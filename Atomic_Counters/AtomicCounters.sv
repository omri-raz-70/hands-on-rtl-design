==> flow/design.v <==
module atomic_counters#(
    parameter DATABUS = 32,
    parameter COUNTLEN = 64
) (
  input  wire            clk,
  input  wire            reset,
  input  wire            trig_i,
  input  wire            req_i,
  input  wire            atomic_i,
  input  wire            fast_i,
  output wire            ack_o,
  output wire[DATABUS-1:0]      count_o
);
  wire [COUNTLEN-1:0] count;
  reg [DATABUS-1 : 0] count_msb_reg;
  reg req_i_reg;
  reg atomic_i_reg;
  reg  [COUNTLEN-1:0] count_q;
  always_ff @(posedge clk or posedge reset)begin
    if (reset)begin
        count_q[COUNTLEN-1:0]   <= 64'b0;
    end
    else begin
        count_q[COUNTLEN-1:0]   <= count;  
    end
  end
always_ff @(posedge clk or posedge reset)begin 
    if (reset)begin
        count_msb_reg           <= 32'b0;
        req_i_reg               <= 1'b0;
        atomic_i_reg            <= 1'b0;
    end
    else begin
        count_msb_reg           <= (atomic_i) ?count_q[63:32]: count_msb_reg;  
        req_i_reg               <= req_i;
        atomic_i_reg            <= atomic_i; 
    end
end
assign count = (trig_i) ? (fast_i) ? (count_q + 1000000) : (count_q +1) : count_q;  
assign count_o = (req_i_reg) ? ((atomic_i_reg) ? count_q[DATABUS-1 :0] :count_msb_reg): 32'b0;
assign ack_o = req_i_reg;
endmodule
# == Step by step through the tools: atomic_counters ==
# The steps from the RTL of atomic_counters to its reports follow in flow order.
# Line numbers count from 1 in the design file above.
# Operators carry their Yosys type and port widths (W data, S select, Z words).
# Library cell names are shortened.
# The mark n/a stands for no value.
# design
top,atomic_counters
clock,clk
lib,sky130hd
pvt_corner,tt_025C_1v80

# == Word level ==
# Source: Yosys, flattened and elaborated, memories not mapped. Widths are those after wreduce; folded enables and synchronous resets count as part of the registers. Registers that Yosys merges into a memory's read port (data or address) are not register bits. Print and check cells do not count. Equal cells are merged and count once.
# word_totals
reg_bits,98
elab_cells,9
output_inout_bits,33
inputBits,6
# classes
add_sub_neg,2
muxes,3
# ops
cell,n
$add A64 B1 Y64 const B,1
$add A64 B20 Y64 const B,1
$mux W64,1
$mux W32,2

# == Depth ==
# Yosys ltp: most cells in a row. Word level: on the elaborated netlist, between registers, memories and ports. Mapped: between sequential cells and ports; inverters and the memories' decode and read muxes count.
# logic_depth
word_depth,2
abc_area,0
depth_mapped,8
ltp_nobuf,7

# == After synthesis ==
# Yosys stat after the flow's synthesis: flattened, memories mapped to cells. It holds for the ABC_AREA given above (unset counts as 0); a run with the other value may have another netlist.
# The area totals of this step are shown rounded.
# synth_totals
ffs,98
area_um2,5100
buffers,25
sequential_area_um2,2450
mapped_cells,477
# by_type
cell_type,n,area_total_um2
dfrtp_1,98,2.45E+03
xnor2_1,44,385.37
mux2_2,32,360.346
mux2i_1,32,320.307
nor2b_1,34,212.704
xor2_1,18,157.651
nand4_1,24,150.144
nand3_1,26,130.125
nand2_1,29,108.854
nor2_1,23,86.333
nor3_1,15,75.072
and2_1,7,43.792
and3_1,7,43.792
nor4_1,7,43.792
buf_2,7,35.034
o21ai_0,7,35.034
clkbuf_1,9,33.782
and4_1,3,26.275
# Other cell types: 28; their cells: 55.

# == Path before layout ==
# OpenSTA on the mapped netlist: ideal clock, no wires. The path of least setup slack (recovery checks aside). Input and output delay are each 20% of the period. Register names are those of the netlist, which keeps one name where synthesis merged equal registers.
# synth_path
kind,reg-to-reg
start,register count_q[0]
end,register count_q[46]
path_slack_ns,0.188
clock_period_ns,2.22
setup_time_ns,0.123
path_delay_ns,2.032
arrival_time_ns,1.909
path_buffers,1
t_first_pin_ns,0.000
driving_pins,9
t_required_ns,2.097
synth_period_reached_ns,2.032
# "path_delay_ns" is the arrival time less input delay plus setup time.
# "driving_pins" counts driving pins, that of a launching flip-flop among them; a cell with two outputs on the path counts twice.
# "synth_period_reached_ns" = period - worst setup slack (recovery checks aside). The figure is calculated, with input and output delays left at 20% of the set period.
# The rows between start and end are the longest chain of elaborated cells between them; the timing report does not say that the signal goes this way. Where chains are equally long, one stands for them.
# Each line given opens the expression or statement behind the cell; cells for indexed reads and writes are added by Yosys, which also makes memories of some case tables.
# synth_between
path_cell_list,dfrtp_1 ha_1 nand2_1 or3_1 or2_4 o22ai_2 buf_6 nand4_1 xnor2_1
elab_chain_len,2
cone_cells,3
lines_between,1
cone_classes,add/sub: 2; mux: 1
# synth_rtl
element,line_no,source
from (decl),18,reg  [COUNTLEN-1:0] count_q;
from (assign),21,count_q[COUNTLEN-1:0]   <= 64'b0;
from (assign),24,count_q[COUNTLEN-1:0]   <= count;
$add A64 B1 Y64,39,assign count = (trig_i) ? (fast_i) ? (count_q + 1000000) : (count_q +1) : count_q;
$mux W64,39,
to (assign),21,
to (assign),24,
to (decl),18,

# == Path in the finished layout ==
# Path of least setup slack in the final report of run 1 (OpenROAD, finished layout, wires in). Where an end is a register, its clock arrival counts in the times.
# layout_path
kind,reg-to-output
start,register atomic_i_reg
end,output count_o[7]
arrival_time_ns,2.11
t_first_pin_ns,0.36
path_buffers,2
driving_pins,5
clock_period_ns,3.08
out_delay_ns,0.62
t_required_ns,2.46
path_slack_ns,0.36
# The rows between start and end are the longest chain of elaborated cells between them; the timing report does not say that the signal goes this way. Where chains are equally long, one stands for them.
# layout_between
path_cell_list,dfrtp_2 buf_12 mux2i_1 nor2b_1 clkdlybuf4s50_1
elab_chain_len,2
cone_cells,2
lines_between,1
cone_classes,mux: 2
# layout_rtl
element,line_no,source
from (decl),17,reg atomic_i_reg;
from (assign),31,atomic_i_reg            <= 1'b0;
from (assign),36,atomic_i_reg            <= atomic_i;
$mux W32 x2,40,assign count_o = (req_i_reg) ? ((atomic_i_reg) ? count_q[DATABUS-1 :0] :count_msb_reg): 32'b0;
to (decl),12,output wire[DATABUS-1:0]      count_o

# Settings and measured results of 2 stored flow runs for module atomic_counters (sky130hd), not sorted in any way. The constraints put input and output delay at 20% of the set period each and load the outputs with 0.01 pF.
# By "totalPower_uw" is meant OpenSTA's value without simulated activity: inputs other than the clock are taken to toggle once in ten clock periods, and the tool carries that through the logic.
# Results are given in rounded form.
# Settings: . = not set for that run.
run,period_ns,CORE_UTILIZATION,SETUP_SLACK_MARGIN,PLACE_DENSITY_LB_ADDON,CORE_ASPECT_RATIO,CELL_PAD_IN_SITES_GLOBAL_PLACEMENT,TNS_END_PERCENT,CTS_CLUSTER_SIZE,CTS_CLUSTER_DIAMETER,CAP_MARGIN,CORE_MARGIN,SLEW_MARGIN,GPL_TIMING_DRIVEN,MIN_ROUTING_LAYER,MAX_ROUTING_LAYER,setup_ws_ns,final_hold_ws_ns,totalPower_uw,finish.stdcell_area_um2,die_um2,fin_util_pct,synthArea_um2
run 1,3.08,72,-0.23,0.25,0.85,0,95,43,85,25,2,20,.,.,.,0.355,0.467,3480,5770,7770,83.6,5100
run 2,3.4,40,.,0.26,1.06,0,.,47,.,35,2,20,1,met2,met5,0.674,0.473,3500,5970,13700,48.0,5100
