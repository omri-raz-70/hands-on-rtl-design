==> flow/design.v <==
module edge_capture #(
    parameter DATAWIDTH = 32
)
(
  input   wire        clk,
  input   wire        reset,
  input   wire [DATAWIDTH-1 : 0] data_i,
  output  wire [DATAWIDTH-1 : 0] edge_o
);
reg [DATAWIDTH-1 : 0] data_prv;
reg [DATAWIDTH -1 :0] edge_o_reg;
always_ff @(posedge clk or posedge reset) begin
    if (reset) begin
        data_prv <= '0;
        edge_o_reg <= '0;
    end
    else begin
        data_prv <= data_i;
        edge_o_reg <= edge_o;
    end
end
assign edge_o =((data_prv) & (~(data_i))) | edge_o_reg;
endmodule
### Reports on edge_capture

The steps from the RTL of edge_capture to its reports follow in flow order.
Line numbers count from 1 in the design file above.
Library cell names are shortened.
Not given: -

| set-up | value |
|---|---|
| design top | edge_capture |
| clock input | clk |
| library | sky130hd |
| timing corner | tt_025C_1v80 |

### Word-level counts

Source: Yosys, flattened and elaborated, memories not mapped. Widths are those after wreduce; folded enables and synchronous resets count as part of the registers. Registers that Yosys merges into a memory's read port (data or address) are not register bits. Print and check cells do not count. Equal cells are merged and count once.

| storage and ports | value |
|---|---|
| flip-flop bits (word level) | 64 |
| output and inout port bits | 32 |
| word-level cells | 5 |

| operators by class | value |
|---|---|
| bitwise logic cells | 3 |

Operators with widths:

| kind | count |
|---|---|
| bitwise AND 32 bit | 1 |
| OR 32 bit | 1 |
| inverter 32 bit | 1 |

### Longest topological paths

Depth = most cells in a row (Yosys ltp): at word level without a register or memory, in the mapped netlist without a sequential cell, where the memories' decode and read muxes count.

| depth | value |
|---|---|
| word-level depth | 3 |
| ABC_AREA | 0 |
| gate-level depth with buffers | 2 |

### Synthesis result

Source: synth_stat.txt of the flow (Yosys; design flattened, memories mapped). It holds for the ABC_AREA given above (unset counts as 0); a run with the other value may have another netlist.
Totals and module areas in this step are rounded.

| mapped netlist | value |
|---|---|
| cell count | 129 |
| synthesis area | 2,000 um2 |
| sequential part of the area | 1,600 um2 |
| flip-flop cells | 64 |
| buffers | 0 |

Cells by type:

| cell | count | total area (um2) |
|---|---|---|
| dfrtp_1 | 64 | 1.6E+03 |
| a21o_1 | 32 | 240.23 |
| inv_1 | 33 | 123.869 |

### Path before layout

Source: OpenSTA report_checks on the synthesized netlist (no wires, ideal clock, input and output delay 20% of the period each), path of least setup slack; recovery checks are left aside. Register names are those of the netlist, which keeps one name where synthesis merged equal registers.

| timing after synthesis | value |
|---|---|
| path type | register to output |
| start point | register data_prv[0] |
| end point | output port edge_o[0] |
| clock period | 0.842 ns |
| output delay | 0.168 ns |
| arrival time | 0.519 ns |
| path slack | 0.154 ns |
| path delay | 0.519 ns |
| driving pins on the path | 2 |
| buffers on the path | 0 |
| synthesis period reached | 0.688 ns |

"path delay" is the arrival time less input delay plus setup time.
A path that ends at an output port has no setup time.
"driving pins on the path": output pins that drive a net of the path, with the launching flip-flop's if there is one; two outputs of one cell count as two.
"synthesis period reached" is the clock period less the worst setup slack; recovery checks do not enter. This is arithmetic on one report: input and output delays are still those of the set period (20% each).
The rows between start and end are the longest chain of elaborated cells between them; the timing report does not say that the signal goes this way. Where chains are equally long, one stands for them.
A line is the first line of the expression or statement that the cell stems from. Yosys adds cells for indexed reads and writes and turns some case tables into memories.

| between the ends, after synthesis | value |
|---|---|
| cells stage by stage | dfrtp_1 a21o_1 |
| cells in the longest elaborated chain | 2 |
| elaborated cells between the ends (all ways) | 2 |
| RTL lines with such cells | 1 |
| those cells by class | logic (2) |

RTL lines, path after synthesis:

| what | RTL line | text |
|---|---|---|
| start: declaration | 10 | `reg [DATAWIDTH-1 : 0] data_prv;` |
| start: assignment | 14 | `data_prv <= '0;` |
| start: assignment | 18 | `data_prv <= data_i;` |
| bitwise AND 32 bit | 22 | `assign edge_o =((data_prv) & (~(data_i))) \| edge_o_reg;` |
| OR 32 bit | 22 |  |
| end: declaration | 8 | `output  wire [DATAWIDTH-1 : 0] edge_o` |

Below are 2 stored runs of the flow (Yosys, OpenROAD; platform sky130hd) on edge_capture, each with its settings, unordered. Constraints: input delay and output delay 20% of the set period each, output load 0.01 pF.

#### Flow run A

| setting | value |
|---|---|
| period_ns | `0.484` |
| CORE_UTILIZATION | `71` |
| SETUP_SLACK_MARGIN | `0.11` |
| CORE_MARGIN | `7` |
| CELL_PAD_IN_SITES_DETAIL_PLACEMENT | `2` |
| GPL_ROUTABILITY_DRIVEN | `1` |
| CTS_CLUSTER_SIZE | `46` |
| CAP_MARGIN | `35` |
| MAX_ROUTING_LAYER | `met5` |
| SLEW_MARGIN | `20` |

Not finished: placement ended with error GPL-0301.

#### Flow run B

| setting | value |
|---|---|
| period_ns | `0.625` |
| CORE_UTILIZATION | `45` |
| CORE_ASPECT_RATIO | `0.54` |
| CORE_MARGIN | `4` |
| CELL_PAD_IN_SITES_GLOBAL_PLACEMENT | `3` |
| TNS_END_PERCENT | `5` |
| GPL_TIMING_DRIVEN | `1` |
| CAP_MARGIN | `25` |
| SLEW_MARGIN | `20` |

Not finished: placement ended with error GPL-0301.
