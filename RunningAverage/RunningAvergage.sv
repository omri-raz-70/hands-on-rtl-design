==> flow/design.v <==
module running_average #(
  parameter N = 4,
  parameter DATAWIDTH = 32
)(
  input   wire        clk,
  input   wire        reset,
  input   wire [DATAWIDTH -1 : 0] data_i,
  output  wire [DATAWIDTH -1 : 0] average_o 
);
localparam M = $clog2(N) ;
reg [DATAWIDTH -1 : 0] last_N_inputs [0: N-1];
reg [DATAWIDTH -1 : 0] sum_old;  
wire [DATAWIDTH-1 : 0] sum_new;
int i;
always_ff @(posedge clk or posedge reset) begin
    if (reset) begin
        sum_old <= '0;
        for (i = 0; i< N; i++) begin
            last_N_inputs[i] <= '0;
        end
    end
    else begin 
        for (i = N -1; i> 0; i-- ) begin
            last_N_inputs[i] <= last_N_inputs[i-1];
    end
        last_N_inputs[0] <= data_i;
        sum_old <= sum_new;
    end
end
assign sum_new = (reset) ? '0 : (sum_old - last_N_inputs[N-1] + data_i);
assign average_o = (reset) ? '0 : (sum_new >> M);
endmodule
From RTL to reports: running_average --
Tool output for the design above, in the order of the flow. Lines are those of the file above, counted from 1. Cell names lack the library's common part. The mark -- stands for no value.
Set-up: top module running_average, clock input clk, standard-cell library sky130hd, library corner tt_025C_1v80

Elaborated design --
Counts by Yosys on the flattened word-level netlist (proc, flatten, opt, wreduce). Print and check cells are left out. Cells with the same type and inputs are merged into one.
Storage and ports: register bits 160, cells after elaboration 9, output and inout bits 32
Operators by class: add/subtract/negate cells 2, multiplexer cells 2
Operator list (number):
- adder 32 bit | 1
- subtractor 32 bit | 1
- two-way mux 32 bit | 1
- two-way mux 30 bit | 1

Longest topological paths --
Yosys ltp: most cells in a row. Word level: on the elaborated netlist, between registers, memories and ports. Mapped: between sequential cells and ports; inverters and the memories' decode and read muxes count.
Logic depth: depth after elaboration 4, ABC_AREA 0, gate-level depth with buffers 14, depth with buffers taken out 13

Synthesis result --
The flow's flattened synthesis, as Yosys stat reports it; memories are mapped. The netlist is that of the ABC_AREA named above (0 if unset); the other value can give another one.
Cells by type:
- dfrtp_1 | number 160, area in all 4003.84 µm²
- fa_1 | number 31, area in all 620.595 µm²
- inv_1 | number 130, area in all 487.968 µm²
- ha_1 | number 32, area in all 400.384 µm²
- buf_4 | number 35, area in all 262.752 µm²
- nor2_1 | number 46, area in all 172.666 µm²
- a21oi_1 | number 33, area in all 165.158 µm²
- a21o_1 | number 17, area in all 127.622 µm²
- xnor2_1 | number 14, area in all 122.618 µm²
- xor2_1 | number 12, area in all 105.101 µm²
- nand2_1 | number 25, area in all 93.84 µm²
- nand4_1 | number 14, area in all 87.584 µm²
- o21ai_0 | number 13, area in all 65.062 µm²
- a31oi_1 | number 8, area in all 50.048 µm²
- o211ai_1 | number 5, area in all 37.536 µm²
- buf_6 | number 3, area in all 33.782 µm²
- mux2_1 | number 3, area in all 33.782 µm²
- buf_2 | number 6, area in all 30.029 µm²
Other cell types: 39; their cells: 73.
Synthesis totals: sequential area 4003.8 µm², flip-flops 160, cells in the netlist 660, cell area after synthesis 7443.4 µm²

Timing after synthesis --
OpenSTA on the mapped netlist: ideal clock, no wires. The path of least setup slack (recovery checks aside). Input and output delay are each 20% of the period. Register names are those of the netlist, which keeps one name where synthesis merged equal registers.
Timing after synthesis: kind input to output, start input reset, end output average_o[28], delay of the path 4.360 ns, input delay 1.828 ns, external output delay 1.828 ns, period 9.14 ns, stages on the path 7, required time 7.312 ns, arrival time 6.188 ns, path slack 1.124 ns, synthesis period reached 8.016 ns
"delay of the path" is the arrival time less input delay plus setup time. A path that ends at an output port has no setup time. "stages on the path": output pins that drive a net of the path, with the launching flip-flop's if there is one; two outputs of one cell count as two. "synthesis period reached" = period - worst setup slack (recovery checks aside). The figure is calculated, with input and output delays left at 20% of the set period. The rows between start and end are the longest chain of elaborated cells between them; the timing report does not say that the signal goes this way. Where chains are equally long, one stands for them. Each line given opens the expression or statement behind the cell; cells for indexed reads and writes are added by Yosys, which also makes memories of some case tables.
Between the ends, after synthesis: cells stage by stage clkbuf_1 -> inv_1 -> nand2_1 -> a21oi_1 -> mux2i_1 -> nand3_1 -> buf_4, length of the longest elaborated chain 2, elaborated cells between the ends (all ways) 2, RTL lines with such cells 2
RTL lines, path after synthesis:
- from (decl) | line 6 | input   wire        reset,
- two-way mux 32 bit | line 30 | assign sum_new = (reset) ? '0 : (sum_old - last_N_inputs[N-1] + data_i);
- two-way mux 30 bit | line 31 | assign average_o = (reset) ? '0 : (sum_new >> M);
- to (decl) | line 8 | output  wire [DATAWIDTH -1 : 0] average_o

Worst path after layout --
From the final timing report of stored run 1: the path of least setup slack in the routed layout; clock arrival at registers is part of the times.
Timing after layout: kind input to output, start input data_i[1], end output average_o[22], required time 8.32 ns, stages on the path 13, path slack 2.46 ns, external output delay 2.08 ns, period 10.4 ns, input delay 2.08 ns, arrival time 5.86 ns
The rows between start and end are the longest chain of elaborated cells between them; the timing report does not say that the signal goes this way. Where chains are equally long, one stands for them.
Between the ends, after layout: cells stage by stage clkdlybuf4s50_1 -> inv_1 -> fa_1 -> fa_1 -> nand2b_1 -> a21oi_1 -> nor2_1 -> o21ai_2 -> a31oi_2 -> o31ai_2 -> mux2_1 -> buf_4 -> clkdlybuf4s50_1, length of the longest elaborated chain 3, elaborated cells between the ends (all ways) 3, RTL lines with such cells 2
RTL lines, path after layout:
- from (decl) | line 7 | input   wire [DATAWIDTH -1 : 0] data_i,
- adder 32 bit | line 30 | assign sum_new = (reset) ? '0 : (sum_old - last_N_inputs[N-1] + data_i);
- two-way mux 32 bit | line 30
- two-way mux 30 bit | line 31 | assign average_o = (reset) ? '0 : (sum_new >> M);
- to (decl) | line 8 | output  wire [DATAWIDTH -1 : 0] average_o

==> results <==
Measured results for running_average: 2 stored runs of the Yosys and OpenROAD flow on sky130hd. The settings differ; the order carries no meaning. The constraints put input and output delay at 20% of the set period each and load the outputs with 0.01 pF.
"clock period reached": clock period set for the run, less the worst setup slack. It is reckoned from that one timing run; input and output delays stay at 20% of the period that was set.
By "time on the worst setup path" is meant the share of the clock period that the worst setup path is allowed (20% is reserved at inputs, 20% at outputs), minus its slack. Clock arrival times at its registers enter into it.
By "total power after layout" is meant OpenSTA's value without simulated activity: inputs other than the clock are taken to toggle once in ten clock periods, and the tool carries that through the logic.

* Stored run 1 | settings: period_ns 10.4; CORE_UTILIZATION 39; SETUP_SLACK_MARGIN -0.7; PLACE_DENSITY_LB_ADDON 0.05; HOLD_SLACK_MARGIN 0.05; GPL_TIMING_DRIVEN 0; GPL_ROUTABILITY_DRIVEN 1; CAP_MARGIN 35; CORE_MARGIN 2; SLEW_MARGIN 20 | results: final design utilization 48.1 %; time on the worst setup path 3.78 ns; class of the worst setup path input to output; full die area 20206.6 µm²; worst setup slack after layout 2.457 ns; synthesis area 7443.4 µm²; std-cell area (final layout) 8999.9 µm²; smallest hold slack 0.346 ns; total negative slack on setup checks 0.000 ns; clock period reached 7.943 ns; total power after layout 2815 uW
* Stored run 2 | settings: period_ns 14.0; CORE_UTILIZATION 64; SETUP_SLACK_MARGIN 2.16; PLACE_DENSITY_LB_ADDON 0.25; CELL_PAD_IN_SITES_GLOBAL_PLACEMENT 2; GPL_TIMING_DRIVEN 1; CTS_CLUSTER_SIZE 45; CTS_CLUSTER_DIAMETER 150; MAX_ROUTING_LAYER met5; CAP_MARGIN 20; CORE_MARGIN 2; SLEW_MARGIN 20 | not finished: placement ended with error FLW-0024
